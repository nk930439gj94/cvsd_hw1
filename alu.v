==> flow/design.v <==
module alu #(
    parameter INT_W  = 3,
    parameter FRAC_W = 5,
    parameter INST_W = 3,
    parameter DATA_W = INT_W + FRAC_W
)(
    input                   i_clk,
    input                   i_rst_n,
    input                   i_valid,
    input signed [ DATA_W-1 : 0 ] i_data_a,
    input signed [ DATA_W-1 : 0 ] i_data_b,
    input  [ INST_W-1 : 0 ] i_inst,
    output                  o_valid,
    output [ DATA_W-1 : 0 ] o_data,
    output                  o_overflow
);
localparam OP_ADD  = 3'b000;
localparam OP_SUB  = 3'b001;
localparam OP_MUL  = 3'b010;
localparam OP_OR   = 3'b011;
localparam OP_XOR  = 3'b100;
localparam OP_RELU = 3'b101;
localparam OP_MEAN = 3'b110;
localparam OP_MIN  = 3'b111;
reg  [  DATA_W-1:0] o_data_w, o_data_r;
reg                 o_valid_w, o_valid_r;
reg                 o_overflow_w, o_overflow_r;
wire [  DATA_W  :0] add_result;
wire                add_overflow;
wire [  DATA_W  :0] sub_result;
wire                sub_overflow;
wire [2*DATA_W-1:0] mul_result_temp;
wire [2*INST_W+FRAC_W-1:0] mul_result;
wire                mul_carryin;
wire                mul_overflow;
wire [  DATA_W-1:0] or_result;
wire [  DATA_W-1:0] xor_result;
wire [  DATA_W-1:0] relu_result;
wire [  DATA_W-1:0] mean_result;
wire [  DATA_W-1:0] min_result;
assign o_valid = o_valid_r;
assign o_data = o_data_r;
assign o_overflow = o_overflow_r;
assign add_result = {i_data_a[DATA_W-1], i_data_a} + {i_data_b[DATA_W-1], i_data_b};
assign add_overflow = add_result[DATA_W] ^ add_result[DATA_W-1];
assign sub_result = {i_data_a[DATA_W-1], i_data_a} - {i_data_b[DATA_W-1], i_data_b};
assign sub_overflow = sub_result[DATA_W] ^ sub_result[DATA_W-1];
assign mul_result_temp = {{DATA_W{i_data_a[DATA_W-1]}}, i_data_a} * {{DATA_W{i_data_b[DATA_W-1]}}, i_data_b};
assign mul_carryin  = mul_result_temp[FRAC_W-1];
assign mul_result = mul_result_temp[2*DATA_W-1:FRAC_W] + {{2*INST_W+FRAC_W-1{1'b0}}, mul_carryin};
assign mul_overflow = ~( ~|mul_result[2*INST_W+FRAC_W+-1:DATA_W-1] | &mul_result[2*INST_W+FRAC_W+-1:DATA_W-1] );
assign or_result    = i_data_a | i_data_b;
assign xor_result   = i_data_a ^ i_data_b;
assign relu_result  = i_data_a[DATA_W-1] ? {DATA_W{1'b0}} : i_data_a;
assign mean_result = add_result[DATA_W:1];
assign min_result   = (i_data_a < i_data_b) ? i_data_a : i_data_b;
always@(*) begin
    case (i_inst)
        OP_ADD: begin
            o_data_w = add_result[DATA_W-1:0];
            o_overflow_w = add_overflow;
            o_valid_w = 1'b1;
        end
        OP_SUB: begin
            o_data_w = sub_result[DATA_W-1:0];
            o_overflow_w = sub_overflow;
            o_valid_w = 1'b1;
        end
        OP_MUL: begin
            o_data_w = mul_result[DATA_W-1:0];
            o_overflow_w = mul_overflow;
            o_valid_w = 1'b1;
        end
        OP_OR: begin
            o_data_w = or_result;
            o_overflow_w = 1'b0;
            o_valid_w = 1'b1;
        end
        OP_XOR: begin
            o_data_w = xor_result;
            o_overflow_w = 1'b0;
            o_valid_w = 1'b1;
        end
        OP_RELU: begin
            o_data_w = relu_result;
            o_overflow_w = 1'b0;
            o_valid_w = 1'b1;
        end
        OP_MEAN: begin
            o_data_w = mean_result;
            o_overflow_w = 1'b0;
            o_valid_w = 1'b1;
        end
        OP_MIN: begin
            o_data_w = min_result;
            o_overflow_w = 1'b0;
            o_valid_w = 1'b1;
        end
    endcase
end
always@(posedge i_clk or negedge i_rst_n) begin
    if(!i_rst_n) begin
        o_data_r <= 0;
        o_overflow_r <= 0;
        o_valid_r <= 0;
    end else begin
        o_data_r <= o_data_w;
        o_overflow_r <= o_overflow_w;
        o_valid_r <= o_valid_w;
    end
end
endmodule
== Reports on alu ==
What the tools print for alu, step after step.
Line numbers count from 1 in the design file above.
Operators carry their Yosys type and port widths (W data, S select, Z words).
Cell names lack the library's common part.
Not given: -
Set-up
  top: alu
  clock input: i_clk
  standard-cell library: sky130hd
  library corner: tt_025C_1v80

== After elaboration ==
Counts by Yosys on the flattened word-level netlist (proc, flatten, opt, wreduce; memories kept). Register bits leave out memories and registers merged into their read ports (data or address); mux counts leave out enables and synchronous resets folded into registers. Print and check cells are left out. Cells with the same type and inputs are merged into one.
Bit counts
  register bits: 10
  bits of input ports: 22
  output and inout port bits: 10
  word-level cells: 32
Operators by class
  add/sub/neg operators: 3
  multiply operators: 1
  magnitude comparators: 1
  equality and inequality tests: 7
  mux-type cells: 5
  bitwise operators: 6
  reduce/logical cells: 6
Operator list (count)
  $mul A8 B8 Y16: 1
  $pmux W8 S8: 1
  $eq A3 B3 Y1 const B: 4
  $add A11 B1 Y11: 1
  $add A8 B8 Y9: 1
  $sub A8 B8 Y9: 1
  $lt A8 B8 Y1: 1
  $or A8 B8 Y8: 1
  $xor A8 B8 Y8: 1
  $reduce_or A8 Y1: 1
  $mux W8: 1
  $mux W7: 1
  $eq A3 B2 Y1 const B: 2
  $reduce_or A5 Y1: 1
  $reduce_and A4 Y1: 1
  $reduce_or A4 Y1: 1
  $pmux W1 S4: 1
  $eq A3 B1 Y1 const B: 1
  $logic_not A3 Y1: 1
  $xor A1 B1 Y1: 2
  $or A1 B1 Y1: 1
  $not A1 Y1: 1
  $logic_not A1 Y1: 1
  $mux W1: 1

== Depth ==
Longest topological path by Yosys (ltp), each cell counted once; first at word level (registers and memories cut), then after technology mapping (sequential cells cut; the memories' decode and read muxes count).
Logic depth
  word-level depth: 7
  ABC_AREA: 1
  mapped depth: 30
  gate-level depth less buffers: 29

== Synthesis result ==
The flow's flattened synthesis, as Yosys stat reports it; memories are mapped. The netlist is that of the ABC_AREA named above (0 if unset); the other value can give another one.
Synthesis totals
  cells in the netlist: 735
  cell area after synthesis: 4872.2 µm²
  sequential area: 250.2 µm²
  mapped flip-flops: 10
  buffers: 17
Cells by type
  fa_1: count 56, area in all 1.12E+03 µm²
  inv_1: count 198, area in all 743.213 µm²
  ha_1: count 56, area in all 700.672 µm²
  nand2_1: count 183, area in all 686.909 µm²
  dfrtp_1: count 10, area in all 250.24 µm²
  nand3_1: count 31, area in all 155.149 µm²
  a21oi_1: count 29, area in all 145.139 µm²
  nor2_1: count 34, area in all 127.622 µm²
  o21ai_0: count 21, area in all 105.101 µm²
  nand4_1: count 12, area in all 75.072 µm²
  nand3_2: count 6, area in all 60.058 µm²
  xor2_1: count 6, area in all 52.55 µm²
  nand2_2: count 8, area in all 50.048 µm²
  nor2_4: count 4, area in all 45.043 µm²
  clkbuf_1: count 11, area in all 41.29 µm²
  nor2_2: count 6, area in all 37.536 µm²
  o211ai_1: count 5, area in all 37.536 µm²
  buf_6: count 3, area in all 33.782 µm²
Not listed: further types 28, cells in them 56.

== Worst setup path after synthesis ==
OpenSTA on the mapped netlist: ideal clock, no wires. The path of least setup slack (recovery checks aside). Input and output delay are each 20% of the period. Register names are those of the netlist, which keeps one name where synthesis merged equal registers.
Timing path post-synthesis
  kind: in2reg
  from: input i_data_b[2]
  to: register o_overflow_r
  period: 8.44 ns
  input delay: 1.688 ns
  setup time: 0.124 ns
  time at the first pin: 1.688 ns
  arrival: 5.795 ns
  data required time: 8.316 ns
  setup slack: 2.521 ns
  delay of the path: 4.231 ns
  stages: 26
  buffers on the path: 1
  period reached after synthesis: 5.919 ns
"delay of the path" = arrival - input delay + setup time.
"stages": output pins that drive a net of the path, with the launching flip-flop's if there is one; two outputs of one cell count as two.
"period reached after synthesis" is the clock period less the worst setup slack; recovery checks do not enter. This is arithmetic on one report: input and output delays are still those of the set period (20% each).
Between the ends stands the longest chain of elaborated cells between them, by number of cells; it is not shown to be the way that was timed. Of several equally long chains one is given.
Each line given opens the expression or statement behind the cell; cells for indexed reads and writes are added by Yosys, which also makes memories of some case tables.
On the way, post-synthesis
  cells stage by stage: clkbuf_1 > nand2_1 > fa_1 > inv_1 > fa_1 > fa_1 > inv_1 > fa_1 > inv_1 > ha_1 > nand2_2 > inv_1 > a21oi_2 > nand2_1 > nand2_1 > nand2_4 > nor2_1 > nand3_1 > nand2_1 > nand2_1 > inv_1 > nand2_1 > nor2_1 > nand2_1 > nand3_1 > nand3_1
  length of the longest elaborated chain: 7
  elaborated cells between the ends (all ways): 12
  RTL lines with such cells: 8
  those cells by class: add/sub (3); mul (1); mux (1); logic (4); reduce/logical (3)
RTL lines, path post-synthesis
  start, declared: RTL line 11  | input signed [ DATA_W-1 : 0 ] i_data_b,
  $mul A8 B8 Y16: RTL line 48  | assign mul_result_temp = {{DATA_W{i_data_a[DATA_W-1]}}, i_data_a} * {{DATA_W{i_data_b[DATA_W-1]}}, i_data_b};
  $add A11 B1 Y11: RTL line 50  | assign mul_result = mul_result_temp[2*DATA_W-1:FRAC_W] + {{2*INST_W+FRAC_W-1{1'b0}}, mul_carryin};
  $reduce_or A4 Y1: RTL line 51  | assign mul_overflow = ~( ~|mul_result[2*INST_W+FRAC_W+-1:DATA_W-1] | &mul_result[2*INST_W+FRAC_W+-1:DATA_W-1] ...
  $logic_not A1 Y1: RTL line 51
  $or A1 B1 Y1: RTL line 51
  $not A1 Y1: RTL line 51
  $pmux W1 S4: RTL line 58  | case (i_inst)
  end, assigned: RTL line 104  | o_overflow_r <= 0;
  end, assigned: RTL line 108  | o_overflow_r <= o_overflow_w;
  end, declared: RTL line 27  | reg                 o_overflow_w, o_overflow_r;

== Path in the finished layout ==
Path of least setup slack in the final report of run 1 (OpenROAD, finished layout, wires in). Where an end is a register, its clock arrival counts in the times.
Timing path post-layout
  kind: in2reg
  from: input i_data_a[7]
  to: register o_overflow_r
  period: 9.46 ns
  input delay: 1.89 ns
  setup time: 0.13 ns
  time at the first pin: 1.89 ns
  arrival: 7.62 ns
  data required time: 9.56 ns
  setup slack: 1.94 ns
  stages: 23
  buffers on the path: 1
Between the ends stands the longest chain of elaborated cells between them, by number of cells; it is not shown to be the way that was timed. Of several equally long chains one is given.
On the way, post-layout
  cells stage by stage: clkdlybuf4s50_1 > nand2_1 > fa_1 > inv_1 > fa_1 > inv_1 > fa_1 > fa_1 > inv_1 > ha_1 > nand2_1 > nor2_1 > nand2_1 > a21oi_1 > nor2_1 > inv_1 > nand2_1 > nand2_1 > nand4_1 > nand2_1 > nand3_1 > nand3_1 > nand3_1
  length of the longest elaborated chain: 7
  elaborated cells between the ends (all ways): 12
  RTL lines with such cells: 8
  those cells by class: add/sub (3); mul (1); mux (1); logic (4); reduce/logical (3)
RTL lines, path post-layout
  start, declared: RTL line 10  | input signed [ DATA_W-1 : 0 ] i_data_a,
  $mul A8 B8 Y16: RTL line 48  | assign mul_result_temp = {{DATA_W{i_data_a[DATA_W-1]}}, i_data_a} * {{DATA_W{i_data_b[DATA_W-1]}}, i_data_b};
  $add A11 B1 Y11: RTL line 50  | assign mul_result = mul_result_temp[2*DATA_W-1:FRAC_W] + {{2*INST_W+FRAC_W-1{1'b0}}, mul_carryin};
  $reduce_or A4 Y1: RTL line 51  | assign mul_overflow = ~( ~|mul_result[2*INST_W+FRAC_W+-1:DATA_W-1] | &mul_result[2*INST_W+FRAC_W+-1:DATA_W-1] ...
  $logic_not A1 Y1: RTL line 51
  $or A1 B1 Y1: RTL line 51
  $not A1 Y1: RTL line 51
  $pmux W1 S4: RTL line 58  | case (i_inst)
  end, assigned: RTL line 104  | o_overflow_r <= 0;
  end, assigned: RTL line 108  | o_overflow_r <= o_overflow_w;
  end, declared: RTL line 27  | reg                 o_overflow_w, o_overflow_r;

Subject: flow runs of alu

Hi,

Measured data: module alu, platform sky130hd, 2 stored runs of the flow under differing settings, order arbitrary. Input and output delays are each 20% of the period that was set; the output load is 0.01 pF.
"achieved clock period (ns)": clock period set for the run, less the worst setup slack. It is reckoned from that one timing run; input and output delays stay at 20% of the period that was set.
By "worst setup path time (ns)" is meant the share of the clock period that the worst setup path is allowed (20% is reserved at inputs, 20% at outputs), minus its slack. Clock arrival times at its registers enter into it.
"finish__power__total" is the tool's figure for a default switching activity; nothing was simulated.

Flow files of run 1
==> flow/run.sh <==
#!/bin/bash
# the make line also repeats the synthesis and layout settings of config.mk as NAME=value (left out here)
make -C /OpenROAD-flow-scripts/flow DESIGN_CONFIG=/design/flow/config.mk WORK_HOME=/design/flow/orfs CLKGATE_MAP_FILE= finish
==> flow/config.mk <==
export PLATFORM = sky130hd
export DESIGN_NAME = alu
export DESIGN_NICKNAME = alu
export VERILOG_FILES = /design/flow/design.v
export SDC_FILE = /design/flow/constraint.sdc
export NUM_CORES = 4
export LEC_CHECK = 0
export ABC_AREA = 1
export CAP_MARGIN = 20
export CELL_PAD_IN_SITES_DETAIL_PLACEMENT = 1
export CORE_ASPECT_RATIO = 1.02
export CORE_MARGIN = 2
export CORE_UTILIZATION = 38
export CTS_CLUSTER_SIZE = 45
export GPL_ROUTABILITY_DRIVEN = 1
export GPL_TIMING_DRIVEN = 1
export MIN_ROUTING_LAYER = met2
export PLACE_DENSITY_LB_ADDON = 0.21
export SETUP_SLACK_MARGIN = 0.02
export SLEW_MARGIN = 0
==> flow/constraint.sdc <==
create_clock -name core_clock -period 9.46 [get_ports {i_clk}]
set_input_delay 1.8920 -clock core_clock [delete_from_list [all_inputs] [get_ports {i_clk}]]
set_output_delay 1.8920 -clock core_clock [all_outputs]
set_load 0.01 [all_outputs]

report of run 1
yosys chip area after synthesis (um^2): 4872.2
finish__design__die__area: 13743.4
finish__design__instance__area__stdcell: 5393.9
finish__design__instance__utilization: 0.4327
finish__timing__setup__ws: 1.943
finish__timing__setup__tns: 0.000
finish__timing__hold__ws: 1.986
finish__power__total: 1.392e-03
achieved clock period (ns): 7.517
worst setup path time (ns): 5.62
worst setup path kind: in2reg

Flow files of run 2
==> flow/run.sh <==
#!/bin/bash
# the make line also repeats the synthesis and layout settings of config.mk as NAME=value (left out here)
make -C /OpenROAD-flow-scripts/flow DESIGN_CONFIG=/design/flow/config.mk WORK_HOME=/design/flow/orfs CLKGATE_MAP_FILE= finish
==> flow/config.mk <==
export PLATFORM = sky130hd
export DESIGN_NAME = alu
export DESIGN_NICKNAME = alu
export VERILOG_FILES = /design/flow/design.v
export SDC_FILE = /design/flow/constraint.sdc
export NUM_CORES = 4
export LEC_CHECK = 0
export CAP_MARGIN = 20
export CORE_ASPECT_RATIO = 0.59
export CORE_MARGIN = 4
export CORE_UTILIZATION = 49
export HOLD_SLACK_MARGIN = 0.11
export MIN_ROUTING_LAYER = met2
export PLACE_DENSITY = 0.74
export SETUP_SLACK_MARGIN = 0.78
export SLEW_MARGIN = 20
==> flow/constraint.sdc <==
create_clock -name core_clock -period 12.2 [get_ports {i_clk}]
set_input_delay 2.4400 -clock core_clock [delete_from_list [all_inputs] [get_ports {i_clk}]]
set_output_delay 2.4400 -clock core_clock [all_outputs]
set_load 0.01 [all_outputs]

report of run 2
yosys chip area after synthesis (um^2): 4499.3
finish__design__die__area: 10833.1
finish__design__instance__area__stdcell: 4966.0
finish__design__instance__utilization: 0.5654
finish__timing__setup__ws: 3.703
finish__timing__setup__tns: 0.000
finish__timing__hold__ws: 2.588
finish__power__total: 1.027e-03
achieved clock period (ns): 8.497
worst setup path time (ns): 6.06
worst setup path kind: in2reg

Regards
